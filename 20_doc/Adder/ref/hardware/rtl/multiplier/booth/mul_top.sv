==> flow/design.v <==
module FA
  (
   output C,
   output S,
   input  X,
   input  Y,
   input  Z
   );
  assign {C, S} = X + Y + Z;
endmodule
module csa_bitlen 
  #( parameter BITLEN = 34 )
  (
   output [BITLEN - 1:0] C,
   output [BITLEN - 1:0] S,
   input [BITLEN - 1:0]  X,
   input [BITLEN - 1:0]  Y,
   input [BITLEN - 1:0]  Z
   );
  genvar i;
  generate
    for (i = 0 ; i < BITLEN ; i = i + 1) begin: loop1
      FA myadder(C[i], S[i], X[i], Y[i], Z[i]);
    end
  endgenerate
endmodule
module mul_top 
  #( parameter BITLEN = 17 )
  (
   input                           clk, 
   input                           reset, 
   input [BITLEN - 1:0]            A,
   input [BITLEN - 1:0]            B,
   output logic [2 * BITLEN - 1:0] C
   ); 
  logic [2 * BITLEN - 1:0] C_wire; 
  logic [BITLEN - 1:0]     A_1d; 
  logic [BITLEN - 1:0]     B_1d; 
  always_ff @(posedge clk) begin 
    if (reset) begin 
      A_1d <= {BITLEN{1'b0}}; 
      B_1d <= {BITLEN{1'b0}}; 
      C    <= {2 * BITLEN{1'b0}}; 
    end else begin 
      A_1d <= A; 
      B_1d <= B; 
      C    <= C_wire; 
    end 
  end 
  mul_trees #(.BITLEN(BITLEN)) mytree
    ( A_1d, 
      B_1d, 
      C_wire 
      ); 
endmodule
module mul_trees 
  #( parameter BITLEN = 17 )
  (
   input [BITLEN - 1:0]      A,
   input [BITLEN - 1:0]      B,
   output [2 * BITLEN - 1:0] C
   );
  logic [33:0] RES0;
  logic [33:0] RES1;
  logic [33:0] RES2;
  logic [33:0] RES3;
  logic [33:0] RES4;
  logic [33:0] RES5;
  logic [33:0] RES6;
  logic [33:0] RES7;
  logic [33:0] RES8;
  logic [33:0] RES0_new;
  logic [33:0] RES1_new;
  logic [33:0] RES2_new;
  logic [33:0] RES3_new;
  logic [33:0] RES4_new;
  logic [33:0] RES5_new;
  logic [33:0] RES6_new;
  logic [33:0] RES7_new;
  logic [33:0] RES8_new;    
  logic [33:0] L1S;
  logic [33:0] L1C;
  logic [33:0] L2S;
  logic [33:0] L2C;
  logic [33:0] L3S;
  logic [33:0] L3C;
  logic [33:0] L4S;
  logic [33:0] L4C;
  logic [33:0] L5S;
  logic [33:0] L5C;
  logic [33:0] L6S;
  logic [33:0] L6C;
  logic [33:0] L7S;
  logic [33:0] L7C;
  rombooth row0({B[ 1:0],1'b0}, {1'b0,A}, RES0);
  rombooth row1({B[ 3:1]}, {1'b0,A}, RES1);
  rombooth row2({B[ 5:3]}, {1'b0,A}, RES2);
  rombooth row3({B[ 7:5]}, {1'b0,A}, RES3);
  rombooth row4({B[ 9:7]}, {1'b0,A}, RES4);
  rombooth row5({B[11:9]}, {1'b0,A}, RES5);
  rombooth row6({B[13:11]}, {1'b0,A}, RES6);
  rombooth row7({B[15:13]}, {1'b0,A}, RES7);
  rombooth row8({1'b0,B[16:15]}, {1'b0,A}, RES8);
  assign RES0_new =  RES0;
  assign RES1_new = {RES1[31:0],2'b0};
  assign RES2_new = {RES2[29:0],4'b0};
  assign RES3_new = {RES3[27:0],6'b0};
  assign RES4_new = {RES4[25:0],8'b0};
  assign RES5_new = {RES5[23:0],10'b0};
  assign RES6_new = {RES6[21:0],12'b0};
  assign RES7_new = {RES7[19:0],14'b0};
  assign RES8_new = {RES8[17:0],16'b0};
  csa_bitlen #(.BITLEN(34)) 
    level1(L1C, L1S, RES0_new, RES1_new, RES2_new);
  csa_bitlen #(.BITLEN(34)) 
    level2(L2C, L2S, RES3_new, RES4_new, RES5_new);
  csa_bitlen #(.BITLEN(34)) 
    level3(L3C, L3S, RES6_new, RES7_new, RES8_new);
  csa_bitlen #(.BITLEN(34)) 
    level4(L4C, L4S, {L1C[32:0], 1'b0}, L1S, {L2C[32:0], 1'b0});
  csa_bitlen #(.BITLEN(34)) 
    level5(L5C, L5S, L2S, {L3C[32:0], 1'b0}, L3S);
  csa_bitlen #(.BITLEN(34)) 
    level6(L6C, L6S, {L4C[32:0], 1'b0}, L4S, {L5C[32:0], 1'b0});
  csa_bitlen #(.BITLEN(34)) 
    level7(L7C, L7S, L5S, {L6C[32:0], 1'b0}, L6S);
  assign C = L7S + {L7C[32:0], 1'b0};
endmodule
module rombooth
  #( parameter BITLEN = 17 )
  (
   input [2:0]                     A,
   input [BITLEN:0]                multiplicand,
   output logic [BITLEN * 2 - 1:0] B
   );
  logic [BITLEN:0] twosmult;
  assign twosmult = (~multiplicand) + 18'h1;
  always_comb begin
    case (A)
      3'b000 : B <= 34'h0;
      3'b001 : B <= {16'h0, multiplicand};
      3'b010 : B <= {16'h0, multiplicand};
      3'b011 : B <= {15'h0, multiplicand, 1'b0};
      3'b100 : B <= {{15{twosmult[17]}}, twosmult, 1'b0};
      3'b101 : B <= {{16{twosmult[17]}}, twosmult};
      3'b110 : B <= {{16{twosmult[17]}}, twosmult};
      3'b111 : B <= 34'h0;
    endcase
  end
endmodule
# Tool chain data of mul_top
# The steps from the RTL of mul_top to its reports follow in flow order.
# Lines are those of the file above, counted from 1.
# The mark -- stands for no value.
[design]
design = "mul_top"
clock = "clk"
lib = "sky130hd"
lib_corner = "tt_025C_1v80"

# Word-level counts
# Source: Yosys, flattened and elaborated, memories not mapped. Widths are those after wreduce; folded enables and synchronous resets count as part of the registers. Registers that Yosys merges into a memory's read port (data or address) are not register bits. Print and check cells do not count. Equal cells are merged and count once.
[op_classes]
n_logic = 1
reduce_and_logical = 31
mux = 9
add_sub_neg = 357
n_eq = 55
[ops]
columns = ["op", "count"]
rows = [
  ["1-bit by 1-bit adder with 2-bit output", 183],
  ["2-bit by 1-bit adder with 2-bit output", 158],
  ["32-bit case mux with 5-bit select", 1],
  ["30-bit case mux with 5-bit select", 1],
  ["28-bit case mux with 5-bit select", 1],
  ["34-bit case mux with 4-bit select", 1],
  ["26-bit case mux with 5-bit select", 1],
  ["24-bit case mux with 5-bit select", 1],
  ["22-bit case mux with 5-bit select", 1],
  ["20-bit case mux with 5-bit select", 1],
  ["3-bit == test with constant B", 28],
  ["18-bit case mux with 3-bit select", 1],
  ["2-bit OR reduction", 22],
  ["3-bit by 2-bit == test with 1-bit output with constant B", 14],
  ["34-bit adder", 1],
  ["3-bit logical NOT", 9],
  ["3-bit by 1-bit == test with 1-bit output with constant B", 7],
  ["17-bit NOT with 18-bit output", 1],
  ["18-bit by 1-bit adder with 18-bit output with constant B", 1],
  ["1-bit adder", 14],
  ["2-bit == test with constant B", 4],
  ["2-bit by 1-bit == test with 1-bit output with constant B", 2],
]
[bits]
wordCells = 456
out_inout_bits = 34
ff_bits = 68
input_bits = 36

# Longest topological paths
# Depth = most cells in a row (Yosys ltp): at word level without a register or memory, in the mapped netlist without a sequential cell, where the memories' decode and read muxes count.
[depth]
depth_word = 12
ABC_AREA = 0
mapped_depth = 25
depth_no_buf = 23

# Mapped cells and area
# Source: synth_stat.txt of the flow (Yosys; design flattened, memories mapped). It holds for the ABC_AREA given above (unset counts as 0); a run with the other value may have another netlist.
[mapped]
cell_count = 1692
flip_flops = 68
sequential_area_mm2 = 0.0013613
synth_area_mm2 = 0.0130237
buf_cells = 171
[types]
columns = ["type", "count", "type_area_um2"]
rows = [
  ["sky130_fd_sc_hd__fa_1", 142, 2.84E+03],
  ["sky130_fd_sc_hd__dfxtp_1", 68, 1.36E+03],
  ["sky130_fd_sc_hd__o21ai_0", 166, 830.797],
  ["sky130_fd_sc_hd__ha_1", 55, 688.16],
  ["sky130_fd_sc_hd__a21oi_1", 137, 685.658],
  ["sky130_fd_sc_hd__inv_1", 150, 563.04],
  ["sky130_fd_sc_hd__clkbuf_1", 143, 536.765],
  ["sky130_fd_sc_hd__o221ai_1", 50, 437.92],
  ["sky130_fd_sc_hd__nand2_1", 115, 431.664],
  ["sky130_fd_sc_hd__a22oi_1", 56, 420.403],
  ["sky130_fd_sc_hd__o211ai_1", 54, 405.389],
  ["sky130_fd_sc_hd__nor2_1", 95, 356.592],
  ["sky130_fd_sc_hd__xnor2_1", 39, 341.578],
  ["sky130_fd_sc_hd__nor2b_1", 53, 331.568],
  ["sky130_fd_sc_hd__o22a_1", 31, 271.51],
  ["sky130_fd_sc_hd__o22ai_1", 41, 256.496],
  ["sky130_fd_sc_hd__xor2_1", 21, 183.926],
  ["sky130_fd_sc_hd__mux2i_1", 17, 170.163],
]
# Not listed: further types 57, cells in them 259.
# By module: a second synthesis without flattening, with its own total; a netlist apart from the flattened one above.
[unflattened]
cells_unflattened = 2457
hier_area_mm2 = 0.0200092
# Rows give one instance, submodules left out.
[by_module]
columns = ["module", "n_inst", "n_cells", "area_mm2", "seq_area_mm2"]
rows = [
  ["rombooth", 9, 200, 0.001275, 0],
  ["FA", 238, 1, 0.00002, 0],
  ["mul_trees #(BITLEN=17)", 1, 276, 0.0019331, 0],
  ["mul_top", 1, 143, 0.0018368, 0.0013613],
  ["csa_bitlen #(BITLEN=34)", 7, 0, 0, 0],
]

# Timing after synthesis
# OpenSTA on the mapped netlist: ideal clock, no wires. The path of least setup slack (recovery checks aside). Input and output delay are each 20% of the period. Register names are those of the netlist, which keeps one name where synthesis merged equal registers.
[synth_path]
kind = "register -> register"
startpoint = "register A_1d[12]"
endpoint = "register C[33]"
driving_pins = 21
path_buffers = 3
t_first_pin_ns = 0.000
setup_slack_ns = 1.811
setup_ns = 0.072
clock_period_ns = 8.22
delay_ns = 6.409
t_arrival_ns = 6.337
required_time_ns = 8.148
period_less_setup_slack_ns = 6.409
# "delay_ns" = arrival - input delay + setup time.
# "driving_pins" counts driving pins, that of a launching flip-flop among them; a cell with two outputs on the path counts twice.
# "period_less_setup_slack_ns" = period - worst setup slack (recovery checks aside). The figure is calculated, with input and output delays left at 20% of the set period.
# Between the ends stands the longest chain of elaborated cells between them, by number of cells; it is not shown to be the way that was timed. Of several equally long chains one is given.
# Each line given opens the expression or statement behind the cell; cells for indexed reads and writes are added by Yosys, which also makes memories of some case tables.
[synth_between]
path_cell_list = "sky130_fd_sc_hd__dfxtp_1 > sky130_fd_sc_hd__buf_4 > sky130_fd_sc_hd__or3_1 > sky130_fd_sc_hd__or3_1 > sky130_fd_sc_hd__or3_1 > sky130_fd_sc_hd__clkbuf_1 > sky130_fd_sc_hd__buf_2 > sky130_fd_sc_hd__and3_1 > sky130_fd_sc_hd__fa_1 > sky130_fd_sc_hd__inv_1 > sky130_fd_sc_hd__fa_1 > sky130_fd_sc_hd__fa_1 > sky130_fd_sc_hd__fa_1 > sky130_fd_sc_hd__inv_1 > sky130_fd_sc_hd__ha_1 > sky130_fd_sc_hd__a21o_1 > sky130_fd_sc_hd__a311o_1 > sky130_fd_sc_hd__or3_1 > sky130_fd_sc_hd__o211a_1 > sky130_fd_sc_hd__or3_1 > sky130_fd_sc_hd__mux2i_1"
elab_chain_len = 12
cone_cells = 270
cone_lines = 4
cone_classes = "add/sub: 260; mux: 9; logic: 1"
[synth_lines]
columns = ["element", "line", "rtl"]
rows = [
  ["start: declaration", 37, "logic [BITLEN - 1:0]     A_1d;"],
  ["start: assignment", 41, "A_1d <= {BITLEN{1'b0}};"],
  ["start: assignment", 45, "A_1d <= A;"],
  ["17-bit NOT with 18-bit output", 137, "assign twosmult = (~multiplicand) + 18'h1;"],
  ["18-bit by 1-bit adder with 18-bit output", 137, ""],
  ["34-bit case mux with 4-bit select", 139, "case (A)"],
  ["1-bit by 1-bit adder with 2-bit output", 9, "assign {C, S} = X + Y + Z;"],
  ["2-bit by 1-bit adder with 2-bit output", 9, ""],
  ["1-bit by 1-bit adder with 2-bit output", 9, ""],
  ["2-bit by 1-bit adder with 2-bit output", 9, ""],
  ["1-bit by 1-bit adder with 2-bit output", 9, ""],
  ["2-bit by 1-bit adder with 2-bit output", 9, ""],
  ["1-bit by 1-bit adder with 2-bit output", 9, ""],
  ["2-bit by 1-bit adder with 2-bit output", 9, ""],
  ["34-bit adder", 127, "assign C = L7S + {L7C[32:0], 1'b0};"],
  ["end: assignment", 43, "C    <= {2 * BITLEN{1'b0}};"],
  ["end: assignment", 47, "C    <= C_wire;"],
  ["end: declaration", 34, "output logic [2 * BITLEN - 1:0] C"],
]

# Timing after layout
# Path of least setup slack in the final report of entry A (OpenROAD, finished layout, wires in). Where an end is a register, its clock arrival counts in the times.
[layout_path]
kind = "register -> register"
startpoint = "register A_1d[1]"
endpoint = "register C[33]"
path_buffers = 2
t_arrival_ns = 6.56
t_first_pin_ns = 0.41
clock_period_ns = 7.51
driving_pins = 23
setup_slack_ns = 1.28
setup_ns = 0.07
required_time_ns = 7.84
# Between the ends stands the longest chain of elaborated cells between them, by number of cells; it is not shown to be the way that was timed. Of several equally long chains one is given.
[layout_between]
path_cell_list = "sky130_fd_sc_hd__dfxtp_1 > sky130_fd_sc_hd__buf_4 > sky130_fd_sc_hd__nor2_4 > sky130_fd_sc_hd__nand2_2 > sky130_fd_sc_hd__nor2_4 > sky130_fd_sc_hd__xnor2_1 > sky130_fd_sc_hd__buf_4 > sky130_fd_sc_hd__inv_1 > sky130_fd_sc_hd__maj3_1 > sky130_fd_sc_hd__a211o_1 > sky130_fd_sc_hd__fa_1 > sky130_fd_sc_hd__fa_1 > sky130_fd_sc_hd__fa_2 > sky130_fd_sc_hd__inv_2 > sky130_fd_sc_hd__fa_2 > sky130_fd_sc_hd__ha_4 > sky130_fd_sc_hd__a21o_1 > sky130_fd_sc_hd__a21o_1 > sky130_fd_sc_hd__a311o_1 > sky130_fd_sc_hd__or3_4 > sky130_fd_sc_hd__o211a_1 > sky130_fd_sc_hd__or3_1 > sky130_fd_sc_hd__mux2i_1"
elab_chain_len = 12
cone_cells = 367
cone_lines = 4
cone_classes = "add/sub: 357; mux: 9; logic: 1"
[layout_lines]
columns = ["element", "line", "rtl"]
rows = [
  ["start: declaration", 37, "logic [BITLEN - 1:0]     A_1d;"],
  ["start: assignment", 41, "A_1d <= {BITLEN{1'b0}};"],
  ["start: assignment", 45, "A_1d <= A;"],
  ["17-bit NOT with 18-bit output", 137, "assign twosmult = (~multiplicand) + 18'h1;"],
  ["18-bit by 1-bit adder with 18-bit output", 137, ""],
  ["34-bit case mux with 4-bit select", 139, "case (A)"],
  ["1-bit by 1-bit adder with 2-bit output", 9, "assign {C, S} = X + Y + Z;"],
  ["2-bit by 1-bit adder with 2-bit output", 9, ""],
  ["1-bit by 1-bit adder with 2-bit output", 9, ""],
  ["2-bit by 1-bit adder with 2-bit output", 9, ""],
  ["1-bit by 1-bit adder with 2-bit output", 9, ""],
  ["2-bit by 1-bit adder with 2-bit output", 9, ""],
  ["1-bit by 1-bit adder with 2-bit output", 9, ""],
  ["2-bit by 1-bit adder with 2-bit output", 9, ""],
  ["34-bit adder", 127, "assign C = L7S + {L7C[32:0], 1'b0};"],
  ["end: assignment", 43, "C    <= {2 * BITLEN{1'b0}};"],
  ["end: assignment", 47, "C    <= C_wire;"],
  ["end: declaration", 34, "output logic [2 * BITLEN - 1:0] C"],
]

FLOW RESULTS
============

Design mul_top on sky130hd. What follows are 2 stored runs of the flow, each under its own settings; their order means nothing. The constraints put input and output delay at 20% of the set period each and load the outputs with 0.01 pF.
"critical_path_time_ns": the worst setup path's part of the clock period (all of it between registers, 20% less for each end at a port) less its slack. A launch clock that arrives late makes it longer, a capture clock that arrives late makes it shorter.

# entry A
==> flow/run.sh <==
#!/bin/bash
# the make line also repeats the synthesis and layout settings of config.mk as NAME=value (left out here)
make -C /OpenROAD-flow-scripts/flow DESIGN_CONFIG=/design/flow/config.mk WORK_HOME=/design/flow/orfs CLKGATE_MAP_FILE= finish
==> flow/config.mk <==
export PLATFORM = sky130hd
export DESIGN_NAME = mul_top
export DESIGN_NICKNAME = mul_top
export VERILOG_FILES = /design/flow/design.v
export SDC_FILE = /design/flow/constraint.sdc
export NUM_CORES = 4
export LEC_CHECK = 0
export CAP_MARGIN = 10
export CORE_MARGIN = 2
export CORE_UTILIZATION = 27
export GPL_ROUTABILITY_DRIVEN = 1
export SETUP_SLACK_MARGIN = 1.76
export SLEW_MARGIN = 5
==> flow/constraint.sdc <==
create_clock -name core_clock -period 7.51 [get_ports {clk}]
set_input_delay 1.5020 -clock core_clock [delete_from_list [all_inputs] [get_ports {clk}]]
set_output_delay 1.5020 -clock core_clock [all_outputs]
set_load 0.01 [all_outputs]

==> entry A: results <==
cell_area_final_mm2=0.0166122
timing.setup.ws_ns=1.278
die_footprint_mm2=0.0500081
synth_chip_area_mm2=0.0130237
critical_path_time_ns=6.23
critical_path_type="register -> register"
final_util_pct=34.9

# entry B
==> flow/run.sh <==
#!/bin/bash
# the make line also repeats the synthesis and layout settings of config.mk as NAME=value (left out here)
make -C /OpenROAD-flow-scripts/flow DESIGN_CONFIG=/design/flow/config.mk WORK_HOME=/design/flow/orfs CLKGATE_MAP_FILE= finish
==> flow/config.mk <==
export PLATFORM = sky130hd
export DESIGN_NAME = mul_top
export DESIGN_NICKNAME = mul_top
export VERILOG_FILES = /design/flow/design.v
export SDC_FILE = /design/flow/constraint.sdc
export NUM_CORES = 4
export LEC_CHECK = 0
export CAP_MARGIN = 20
export CELL_PAD_IN_SITES_DETAIL_PLACEMENT = 1
export CELL_PAD_IN_SITES_GLOBAL_PLACEMENT = 3
export CORE_MARGIN = 2
export CORE_UTILIZATION = 68
export CTS_CLUSTER_DIAMETER = 120
export CTS_CLUSTER_SIZE = 54
export GPL_TIMING_DRIVEN = 0
export MIN_ROUTING_LAYER = met2
export PLACE_DENSITY_LB_ADDON = 0.11
export SETUP_SLACK_MARGIN = 0.59
export SLEW_MARGIN = 20
==> flow/constraint.sdc <==
create_clock -name core_clock -period 5.43 [get_ports {clk}]
set_input_delay 1.0860 -clock core_clock [delete_from_list [all_inputs] [get_ports {clk}]]
set_output_delay 1.0860 -clock core_clock [all_outputs]
set_load 0.01 [all_outputs]

==> entry B: results <==
outcome="not finished: placement ended with error FLW-0024"
